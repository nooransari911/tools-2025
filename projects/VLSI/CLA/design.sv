==> flow/design.v <==
module CLA_Adder #(
  parameter N=16
) (
  input                  clk,
  input                  reset_n,
  input [N-1:0]          A, B,
  input                  Cin,
  output reg [N-1:0]     Sum,
  output reg             Cout
);
  logic [N-1:0]        next_sum;
  logic  			   next_cout;
  reg [N:0]            Cs;
  logic [N-1:0]        P, G;
  assign P = A ^ B;
  assign G = A & B;
  always_comb begin
    Cs [0] = Cin;
    for (int i=0; i<N; i++) begin
      Cs [i+1]     = (P[i] & Cs[i]) | (G[i]);
  	end
    next_sum      = P ^ (Cs [N-1:0]);
    next_cout     = Cs [N];
  end
  always @(posedge clk) begin
    if (!reset_n) begin
      Sum  <= 0;
      Cout <= 0;
    end
    else begin
      Sum  <= next_sum;
      Cout <= next_cout;
    end
  end
endmodule
From RTL to reports: CLA_Adder
Tool output for the design above, in the order of the flow.
Lines are those of the file above, counted from 1.
Operators: Yosys type, input widths -> output width; for muxes data width and select width s.
Cell names lack the library's common part.
Not given: n/a
Design
  design top: CLA_Adder
  clock input: clk
  standard-cell library: sky130hd
  corner: tt_025C_1v80

Elaborated design
Yosys after proc, flatten, opt, wreduce and memory -nomap, before mapping. Enables and synchronous resets that opt folds into registers are not counted as muxes. Memory bits, and registers merged into a memory's read port (data or address), are not among the register bits. Print and check cells are not counted. Equal cells are merged and count once.
Cells by class
  bitwise gates (word level): 35
Operators with widths (number)
  $xor 16x16->16: 2
  $and 1x1->1: 16
  $or 1x1->1: 16
  $and 16x16->16: 1
Storage and ports
  register bits: 17
  output and inout port bits: 17

Longest topological paths
Depth = most cells in a row (Yosys ltp): at word level without a register or memory, in the mapped netlist without a sequential cell, where the memories' decode and read muxes count.
Depth
  word-level depth: 33
  ABC_AREA: 0
  mapped depth: 18
  gate-level depth less buffers: 18

Synthesis result
The flow's flattened synthesis, as Yosys stat reports it; memories are mapped. The netlist is that of the ABC_AREA named above (0 if unset); the other value can give another one.
The area totals of this step are shown rounded.
Mapped netlist
  cell count: 54
  chip area (Yosys): 790 um2
  sequential area: 340 um2
  flip-flops: 17
  buffers: 1
Cells by type
  dfxtp_1: number 17, total area 340.326 um2
  fa_1: number 16, total area 320.307 um2
  and2_1: number 15, total area 93.84 um2
  nor2b_1: number 2, total area 12.512 um2
  buf_6: number 1, total area 11.261 um2
  inv_1: number 3, total area 11.261 um2

Path before layout
Path of least setup slack by OpenSTA after synthesis, without wires, with an ideal clock, recovery checks aside; 20% of the period is set as input and as output delay. Where synthesis merged equal registers, the netlist keeps one of their names.
Path post-synthesis
  kind: in2reg
  start point: in A[0]
  end point: reg Sum[15]
  clock period: 13.8 ns
  launch time at the first pin: 2.760 ns
  data arrival time: 9.028 ns
  data required time: 13.735 ns
  setup slack: 4.706 ns
  delay of the path: 6.333 ns
  stages on the path: 18
  path buffers: 0
  synthesis period reached: 9.094 ns
"delay of the path" is the arrival time less input delay plus setup time.
"stages on the path": output pins that drive a net of the path, with the launching flip-flop's if there is one; two outputs of one cell count as two.
"synthesis period reached" = period - worst setup slack (recovery checks aside). The figure is calculated, with input and output delays left at 20% of the set period.
Between the ends stands the longest chain of elaborated cells between them, by number of cells; it is not shown to be the way that was timed. Of several equally long chains one is given.
A line is the first line of the expression or statement that the cell stems from. Yosys adds cells for indexed reads and writes and turns some case tables into memories.
On the way, post-synthesis
  cells stage by stage: fa_1 fa_1 fa_1 fa_1 fa_1 fa_1 fa_1 fa_1 fa_1 fa_1 fa_1 fa_1 fa_1 fa_1 fa_1 inv_1 fa_1 nor2b_1
  length of the longest elaborated chain: 32
Ends and longest elaborated chain, post-synthesis
  from (decl): RTL line 6  | input [N-1:0]          A, B,
  $xor 16x16->16: RTL line 15  | assign P = A ^ B;
  $and 1x1->1: RTL line 20  | Cs [i+1]     = (P[i] & Cs[i]) | (G[i]);
  $or 1x1->1: RTL line 20
  $and 1x1->1: RTL line 20
  $or 1x1->1: RTL line 20
  $and 1x1->1: RTL line 20
  $or 1x1->1: RTL line 20
  [18 not listed]
  $and 1x1->1: RTL line 20
  $or 1x1->1: RTL line 20
  $and 1x1->1: RTL line 20
  $or 1x1->1: RTL line 20
  $and 1x1->1: RTL line 20
  $or 1x1->1: RTL line 20
  $xor 16x16->16: RTL line 22  | next_sum      = P ^ (Cs [N-1:0]);
  to (assign): RTL line 27  | Sum  <= 0;
  to (assign): RTL line 31  | Sum  <= next_sum;
  to (decl): RTL line 8  | output reg [N-1:0]     Sum,

Timing after layout
Path of least setup slack in the final report of run A (OpenROAD, finished layout, wires in). Where an end is a register, its clock arrival counts in the times.
Path post-layout
  kind: in2reg
  start point: in A[0]
  end point: reg Sum[15]
  clock period: 9.37 ns
  launch time at the first pin: 1.87 ns
  data arrival time: 8.81 ns
  data required time: 9.60 ns
  setup slack: 0.80 ns
  stages on the path: 19
  path buffers: 1
Between the ends stands the longest chain of elaborated cells between them, by number of cells; it is not shown to be the way that was timed. Of several equally long chains one is given.
On the way, post-layout
  cells stage by stage: clkdlybuf4s50_1 fa_1 fa_1 fa_1 fa_1 fa_1 fa_1 fa_1 fa_1 fa_1 fa_1 fa_1 fa_1 fa_1 fa_1 fa_1 inv_1 fa_1 nor2b_1
  length of the longest elaborated chain: 32
Ends and longest elaborated chain, post-layout
  from (decl): RTL line 6  | input [N-1:0]          A, B,
  $xor 16x16->16: RTL line 15  | assign P = A ^ B;
  $and 1x1->1: RTL line 20  | Cs [i+1]     = (P[i] & Cs[i]) | (G[i]);
  $or 1x1->1: RTL line 20
  $and 1x1->1: RTL line 20
  $or 1x1->1: RTL line 20
  $and 1x1->1: RTL line 20
  $or 1x1->1: RTL line 20
  [18 not listed]
  $and 1x1->1: RTL line 20
  $or 1x1->1: RTL line 20
  $and 1x1->1: RTL line 20
  $or 1x1->1: RTL line 20
  $and 1x1->1: RTL line 20
  $or 1x1->1: RTL line 20
  $xor 16x16->16: RTL line 22  | next_sum      = P ^ (Cs [N-1:0]);
  to (assign): RTL line 27  | Sum  <= 0;
  to (assign): RTL line 31  | Sum  <= next_sum;
  to (decl): RTL line 8  | output reg [N-1:0]     Sum,

Subject: CLA_Adder on sky130hd, stored results

Hello all,

2 stored runs of CLA_Adder in the flow (synthesis by Yosys, layout by OpenROAD, sky130hd cells), in arbitrary order. Constraints: input delay and output delay 20% of the set period each, output load 0.01 pF.
"achieved clock period" is the run's clock period less its worst setup slack. It is reckoned from that one timing run; input and output delays stay at 20% of the period that was set.
"worst setup path time" is the time allowed to the run's worst setup path (the clock period less input and output delay, where it has them) less its slack. Clock arrival times count: a late capture clock shortens it, a late launch clock lengthens it.
"power": no workload was simulated; the value follows from the tool's default switching activity.
The results are shown rounded.

Run A
==> flow/run.sh <==
#!/bin/bash
# the make line also repeats the synthesis and layout settings of config.mk as NAME=value (left out here)
make -C /OpenROAD-flow-scripts/flow DESIGN_CONFIG=/design/flow/config.mk WORK_HOME=/design/flow/orfs CLKGATE_MAP_FILE= finish
==> flow/config.mk <==
export PLATFORM = sky130hd
export DESIGN_NAME = CLA_Adder
export DESIGN_NICKNAME = CLA_Adder
export VERILOG_FILES = /design/flow/design.v
export SDC_FILE = /design/flow/constraint.sdc
export NUM_CORES = 4
export LEC_CHECK = 0
export CAP_MARGIN = 20
export CELL_PAD_IN_SITES_GLOBAL_PLACEMENT = 0
export CORE_ASPECT_RATIO = 1.55
export CORE_MARGIN = 2
export CORE_UTILIZATION = 47
export GPL_TIMING_DRIVEN = 1
export HOLD_SLACK_MARGIN = -0.02
export MIN_ROUTING_LAYER = met2
export PLACE_DENSITY_LB_ADDON = 0.15
export SLEW_MARGIN = 30
export TNS_END_PERCENT = 15
==> flow/constraint.sdc <==
create_clock -name core_clock -period 9.37 [get_ports {clk}]
set_input_delay 1.8740 -clock core_clock [delete_from_list [all_inputs] [get_ports {clk}]]
set_output_delay 1.8740 -clock core_clock [all_outputs]
set_load 0.01 [all_outputs]

==> results of run A <==
chip area after synthesis (Yosys): 790 um2
die area: 2030 um2
standard-cell area of the final layout: 1340 um2
utilization: 85.0 %
worst setup slack after layout: 0.795 ns
total negative slack: 0.000 ns
worst hold slack: 2.29 ns
power: 183 uW
achieved clock period: 8.575 ns
worst setup path time: 6.70 ns
worst setup path kind: in2reg

Run B
==> flow/run.sh <==
#!/bin/bash
# the make line also repeats the synthesis and layout settings of config.mk as NAME=value (left out here)
make -C /OpenROAD-flow-scripts/flow DESIGN_CONFIG=/design/flow/config.mk WORK_HOME=/design/flow/orfs CLKGATE_MAP_FILE= finish
==> flow/config.mk <==
export PLATFORM = sky130hd
export DESIGN_NAME = CLA_Adder
export DESIGN_NICKNAME = CLA_Adder
export VERILOG_FILES = /design/flow/design.v
export SDC_FILE = /design/flow/constraint.sdc
export NUM_CORES = 4
export LEC_CHECK = 0
export ABC_AREA = 0
export CAP_MARGIN = 10
export CORE_ASPECT_RATIO = 0.63
export CORE_MARGIN = 2
export CORE_UTILIZATION = 64
export CTS_CLUSTER_SIZE = 50
export HOLD_SLACK_MARGIN = 0.13
export PLACE_DENSITY = 0.95
export SLEW_MARGIN = 20
export TNS_END_PERCENT = 5
==> flow/constraint.sdc <==
create_clock -name core_clock -period 12.3 [get_ports {clk}]
set_input_delay 2.4600 -clock core_clock [delete_from_list [all_inputs] [get_ports {clk}]]
set_output_delay 2.4600 -clock core_clock [all_outputs]
set_load 0.01 [all_outputs]

==> results of run B <==
did not finish, floorplanning stopped with PDN-0185

Thanks
